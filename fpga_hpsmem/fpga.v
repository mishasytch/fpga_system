==> flow/design.v <==
module fifo_memory(
    input wire clk,
    input wire wr_en,
    input wire [15:0] data_in,
    input wire rd_en,
    output reg [15:0] data_out
);
    reg [15:0] fifo [0:15];
    reg [3:0] write_ptr;
    reg [3:0] read_ptr;
	 reg [15:0] count;
    always @(posedge clk) begin
        if (wr_en) begin
				if (count < 1000) begin
					fifo[write_ptr] <= data_in;
					write_ptr <= write_ptr + 1;
					count <= count+1;
				end;
        end
		  else
			count = 0;
    end
    always @(posedge clk) begin
        if (rd_en) begin
            data_out <= fifo[read_ptr];
            read_ptr <= read_ptr + 1;
        end
    end
endmodule
module fpga (
    input wire        clk,
    input wire        reset_n,
    output wire ultrasonic_pulse,  
    input wire ultrasonic_echo,    
    input wire [1:0] avl_address,
    input wire avl_read,
    input wire avl_write,
    input wire [31:0] avl_writedata,
    output wire [31:0] avl_readdata
);
wire write_enable;
wire read_enable;
wire [15:0] echo_data;
wire [15:0] fifo_data_out;
ultrasonic_generator u_ultrasonic_gen (
    .clk(clk),
    .rst(~reset_n),           
    .pulse_out(ultrasonic_pulse)
);
fifo_memory u_fifo_mem (
    .clk(clk),
    .wr_en(write_enable),
    .data_in(echo_data),
    .rd_en(read_enable),
    .data_out(fifo_data_out)
);
reg echo_d1, echo_d2;
wire echo_rising_edge;
always @(posedge clk or negedge reset_n) begin
    if (!reset_n) begin
        echo_d1 <= 0;
        echo_d2 <= 0;
    end else begin
        echo_d1 <= ultrasonic_echo;
        echo_d2 <= echo_d1;
    end
end
assign echo_rising_edge = (echo_d1 & ~echo_d2);  
assign write_enable = echo_rising_edge;
reg [15:0] echo_amplitude;
always @(posedge clk or negedge reset_n) begin
  if (!reset_n) begin
		echo_amplitude <= 16'd0;
  end else if (echo_rising_edge) begin
		echo_amplitude <= 16'hFF;  
  end
end
assign echo_data = echo_amplitude;   
assign read_enable = avl_read & (avl_address == 2'b00);
assign avl_readdata = {16'd0, fifo_data_out};   
endmodule
module ultrasonic_generator(
    input wire clk,            
    input wire rst,            
    output reg pulse_out       
);
    reg [15:0] counter;        
    parameter PULSE_PERIOD = 1250;   
    always @(posedge clk or posedge rst) begin
        if (rst) begin
            counter <= 16'd0;
            pulse_out <= 1'b0;
        end else begin
            if (counter >= (PULSE_PERIOD / 2)) begin
                pulse_out <= ~pulse_out;   
                counter <= 16'd0;          
            end else begin
                counter <= counter + 1;    
            end
        end
    end
endmodule
# From RTL to reports: fpga
# Tool output for the design above, in the order of the flow.
# Line numbers count from 1 in the design file above.
# Operators carry their Yosys type and port widths (W data, S select, Z words).
# Library cell names are shortened.
# A cell with -- has no value.
# inputs
top_module	fpga
clock_port	clk
lib	sky130hd
pvt_corner	tt_025C_1v80

# Word level
# Counts by Yosys on the flattened word-level netlist (proc, flatten, opt, wreduce; memories kept). Register bits leave out memories and registers merged into their read ports (data or address); mux counts leave out enables and synchronous resets folded into registers. Print and check cells are left out. Cells with the same type and inputs are merged into one.
# Yosys's memory passes give these memory sizes; they may raise the number of words (mostly to a power of two), join words into wider ones and drop unused or constant bits.
# classes
n_reduce_logical	2
addsub	4
bitwise	4
muxes	7
cmp	2
# ops
op	count
$mux W16	3
$add A16 B1 Y16 const B	2
$ge A16 B10 Y1 const B	1
$lt A16 B10 Y1 const B	1
$add A4 B1 Y4 const B	2
$mux W4	2
$and A1 B1 Y1	2
$not A1 Y1	2
$logic_not A2 Y1	1
$reduce_and A2 Y1	1
$mux W1	2
# bits
reg_bits	44
memories	1
elab_cells	28
ram_bits	256
clocked_rd_ports_x_width	16
# mem_list
memory	words	width	read_ports	wr	line_no	source
u_fifo_mem.fifo	16	16	1	1	8	reg [15:0] fifo [0:15];

# Depth
# Longest topological path by Yosys (ltp), each cell counted once; first at word level (registers and memories cut), then after technology mapping (sequential cells cut; the memories' decode and read muxes count).
# depth
depth_word	3
ABC_AREA	0
mapped_depth	7
depth_no_buf	6

# Synthesis result
# Source: synth_stat.txt of the flow (Yosys; design flattened, memories mapped). It holds for the ABC_AREA given above (unset counts as 0); a run with the other value may have another netlist.
# mapped
buffers	38
cell_count	247
mapped_area_um2	2857.7
ffs	61
# by_type
cell_type	count
edfxtp_1	25
dfrtp_1	20
dfxtp_1	16
buf_4	31
ha_1	9
and3_1	15
nor2_1	19
mux4_2	3
xnor2_1	7
xor2_1	6
and2_1	8
o21ai_0	8
inv_1	10
or3_1	6
a21oi_1	7
nand3_1	7
mux2i_1	3
nand4_1	4
# Not listed: further types 26, cells in them 43.
# By module: a second synthesis without flattening, with its own total; a netlist apart from the flattened one above.
# unflattened
hier_cells	699
hier_area_um2	12709.7
# Rows give one instance, submodules left out.
# by_module
mod	cells	n_inst	mod_seq_area_um2	area_um2
fifo_memory	607	1	8728.4	11656.2
ultrasonic_generator	68	1	425.4	823.3
fpga	24	1	75.1	230.2

# Timing after synthesis
# Source: OpenSTA report_checks on the synthesized netlist (no wires, ideal clock, input and output delay 20% of the period each), path of least setup slack; recovery checks are left aside. Register names are those of the netlist, which keeps one name where synthesis merged equal registers.
# synth_timing
kind	reg-to-reg
from	register u_fifo_mem.count[12]
to	memory u_fifo_mem.fifo[11][6]
path_slack_ps	2
period_ps	1660
t_arrival_ps	1366
delay_ps	1659
path_buffers	1
stages	6
synth_period_reached_ps	1658
# "delay_ps" = arrival - input delay + setup time.
# "stages": output pins that drive a net of the path, with the launching flip-flop's if there is one; two outputs of one cell count as two.
# "synth_period_reached_ps" = period - worst setup slack (recovery checks aside). The figure is calculated, with input and output delays left at 20% of the set period.
# Between the ends stands the longest chain of elaborated cells between them, by number of cells; it is not shown to be the way that was timed. Of several equally long chains one is given.
# A line is the first line of the expression or statement that the cell stems from. Yosys adds cells for indexed reads and writes and turns some case tables into memories.
# Only ways into the end's enable, where the timed path ends, are counted here.
# synth_via
cell_sequence	dfxtp_1 -> nor4_4 -> o211ai_2 -> nor2_1 -> buf_2 -> and3_1
elab_chain_len	3
cone_cells	5
# synth_rtl
element	line_no	source
from (decl)	11	reg [15:0] count;
from (assign)	17	count <= count+1;
from (assign)	21	count = 0;
$lt A16 B10 Y1	14	if (count < 1000) begin
$mux W4	14
$mux W4	13	if (wr_en) begin
to (decl)	8	reg [15:0] fifo [0:15];

# Path in the finished layout
# From the final timing report of flow run A: the path of least setup slack in the routed layout; clock arrival at registers is part of the times.
# The path's times are printed in steps of 10 ps; the period is the one set.
# layout_timing
kind	reg-to-reg
from	register u_ultrasonic_gen.counter[1]
to	register u_ultrasonic_gen.counter[9]
stages	9
period_ps	2000
path_slack_ps	340
path_buffers	2
t_arrival_ps	1870
# Between the ends stands the longest chain of elaborated cells between them, by number of cells; it is not shown to be the way that was timed. Of several equally long chains one is given.
# A register here has more assigning lines than the two given.
# layout_via
cell_sequence	dfrtp_1 -> inv_2 -> ha_4 -> nor4b_4 -> or3_1 -> nand4_1 -> buf_6 -> buf_8 -> nor2_1
elab_chain_len	2
cone_cells	3
# layout_rtl
element	line_no	source
from (decl)	87	reg [15:0] counter;
from (assign)	91	counter <= 16'd0;
from (assign)	98	counter <= counter + 1;
$add A16 B1 Y16	98
$mux W16	94	if (counter >= (PULSE_PERIOD / 2)) begin
to (assign)	96	counter <= 16'd0;
to (assign)	98
to (decl)	87

# Below are 2 stored runs of the flow (Yosys, OpenROAD; platform sky130hd) on fpga, each with its settings and what was measured, unordered. Constraints: input delay and output delay 20% of the set period each, output load 0.01 pF.
# "worst_path_time_ps": the worst setup path's part of the clock period (all of it between registers, 20% less for each end at a port) less its slack. A launch clock that arrives late makes it longer, a capture clock that arrives late makes it shorter.
# "power_uw": no workload was simulated; the value follows from the tool's default switching activity.
# "worst_path_time_ps" is known to 10 ps.
# Among the settings, n/a means not set for that run.
stored run	period_ns	SETUP_SLACK_MARGIN	CAP_MARGIN	CORE_MARGIN	CORE_UTILIZATION	SLEW_MARGIN	PLACE_DENSITY	CELL_PAD_IN_SITES_GLOBAL_PLACEMENT	CELL_PAD_IN_SITES_DETAIL_PLACEMENT	ABC_AREA	ws_setup_ps	design.die.area_um2	final_stdcell_area_um2	power_uw	worst_path_time_ps	worstPathKind	fin_tns_ps	synthArea_um2	finalUtil_pct
flow run A	2.0	0.39	20	2	40	20	n/a	n/a	n/a	n/a	344	7836.7	3412.0	2474	1660	reg-to-reg	0	2857.7	49.7
flow run B	2.06	n/a	0	10	30	20	0.37	1	1	1	263	14531.1	3374.5	2330	1390	reg-to-output	0	3032.9	34.4
